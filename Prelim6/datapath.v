==> flow/design.v <==
`timescale 1ns / 1ns
module Datapath(clk, start_values, select1, select2, set_i, i_incr, set_max, set_max_i, clr_max_i, A_R0, A_R1, A_R2, A_i_bigger, i_smaller, max_index, i);
output reg [3:0] max_index;
output reg A_i_bigger, i_smaller;
input wire clk, select1, select2, set_i, i_incr, set_max, set_max_i, clr_max_i, A_R0, A_R1, A_R2;
input wire [63:0] start_values;
wire signed  [7:0] array[0:7];
assign {array[0], array[1], array[2], array[3], array[4], array[5], array[6], array[7]} = start_values;
reg signed [7:0] max;
output reg [3:0] i;
reg[2:0] tempIndex;
reg[3:0] from_incr;
always@(negedge clk) begin
    tempIndex <= {A_R2, A_R1, A_R0};
    A_i_bigger <= (array[tempIndex] > max) || (array[tempIndex] == max);
    if(i < 4'b1000) begin
        i_smaller <= 1'b1;
    end
    else begin
        i_smaller <= 1'b0;
    end
    if(i_incr) begin
        from_incr = i+ 4'b0001;
    end
    else begin
        from_incr = i;
    end
    if(set_max) begin
        if(select1) begin
            max <= array[tempIndex];
        end
        else begin
            max <= -128;
        end
    end
    if(set_i) begin
        if(select2) begin
            i <= 0;
        end
        else begin
            i <= from_incr;
        end
    end
    if(set_max_i) begin
        max_index <= i;
    end
    if(clr_max_i) begin
        max_index <= 0;
    end
end
endmodule
# From RTL to reports: Datapath
# Tool output for the design above, in the order of the flow.
# Lines are those of the file above, counted from 1.
# Library cell names are shortened.
# Not given: --
dict set report design {
  top {Datapath}
  clk_port {clk}
  lib {sky130hd}
  lib_corner {tt_025C_1v80}
}

# Word-level counts
# Source: Yosys, flattened and elaborated, memories not mapped. Widths are those after wreduce. Registers that Yosys merges into a memory's read port (data or address) are not register bits. Print and check cells do not count. Equal cells are merged and count once.
dict set report classes {
  n_reduce_logical 2
  n_mux 3
  add_sub_neg 1
  equal 8
  n_cmp 2
}
# operator n
set ops {}
lappend ops {{8-bit case mux with 8-bit select} 1}
lappend ops {{3-bit == test with constant B} 4}
lappend ops {{8-bit greater-than comparator} 1}
lappend ops {{8-bit == test} 1}
lappend ops {{3-bit by 2-bit == test with 1-bit output with constant B} 2}
lappend ops {{4-bit by 1-bit adder with 4-bit output with constant B} 1}
lappend ops {{4-bit less-than comparator with constant B} 1}
lappend ops {{4-bit 2-to-1 mux} 1}
lappend ops {{3-bit by 1-bit == test with 1-bit output with constant B} 1}
lappend ops {{3-bit logical NOT} 1}
lappend ops {{1-bit logical OR} 1}
lappend ops {{1-bit 2-to-1 mux} 1}
dict set report word_totals {
  output_inout_bits 10
  word_cells 22
  ff_bits 21
  input_bits 75
}

# Longest topological paths
# Depth = most cells in a row (Yosys ltp): at word level without a register or memory, in the mapped netlist without a sequential cell, where the memories' decode and read muxes count.
dict set report depth {
  word_depth 4
  abc_area 0
  mapped_depth 11
  ltp_nobuf 9
}

# After synthesis
# Source: synth_stat.txt of the flow (Yosys; design flattened, memories mapped). It holds for the ABC_AREA given above (unset counts as 0); a run with the other value may have another netlist.
# Totals and module areas in this step are rounded.
dict set report mapped {
  yosys_area_um2 1573
  sequential_area_um2 540.5
  n_buf 11
  mapped_cells 179
  ffs 21
}
# cell n type_area_um2
set by_type {}
lappend by_type {edfxtp_1 12 360.346}
lappend by_type {dfxtp_1 9 180.173}
lappend by_type {ha_1 9 112.608}
lappend by_type {mux2i_1 11 110.106}
lappend by_type {nor2_1 24 90.086}
lappend by_type {nor2b_1 13 81.328}
lappend by_type {inv_1 16 60.058}
lappend by_type {a21oi_1 9 45.043}
lappend by_type {buf_2 8 40.038}
lappend by_type {a22o_1 4 35.034}
lappend by_type {mux2_1 3 33.782}
lappend by_type {nand2b_1 5 31.28}
lappend by_type {nand3b_1 4 30.029}
lappend by_type {nor3b_1 4 30.029}
lappend by_type {o22ai_1 4 25.024}
lappend by_type {mux4_2 1 22.522}
lappend by_type {nand2_1 6 22.522}
lappend by_type {o21ai_0 4 20.019}
# Not listed: further types 22, cells in them 33.

; Measured results for Datapath: 2 stored runs of the Yosys and OpenROAD flow on sky130hd. The settings differ; the order carries no meaning. The constraints put input and output delay at 20% of the set period each and load the outputs with 0.01 pF.
; Values from the reports are rounded here.

[record 1: settings]
period_ns = 4.04
CAP_MARGIN = 20
CORE_MARGIN = 2
CORE_UTILIZATION = 40
SLEW_MARGIN = 20
[record 1: results]
dieArea_um2 = 4450
setup_ws_ps = -320
finish.stdcell_area_um2 = 2783
timing.hold.ws_ps = 484
synthArea_um2 = 1573

[record 2: settings]
period_ns = 7.84
CORE_UTILIZATION = 26
CORE_MARGIN = 8
CELL_PAD_IN_SITES_DETAIL_PLACEMENT = 0
ABC_AREA = 0
SLEW_MARGIN = 10
CAP_MARGIN = 20
[record 2: results]
dieArea_um2 = 8794
setup_ws_ps = 342
finish.stdcell_area_um2 = 2595
timing.hold.ws_ps = 483
synthArea_um2 = 1573
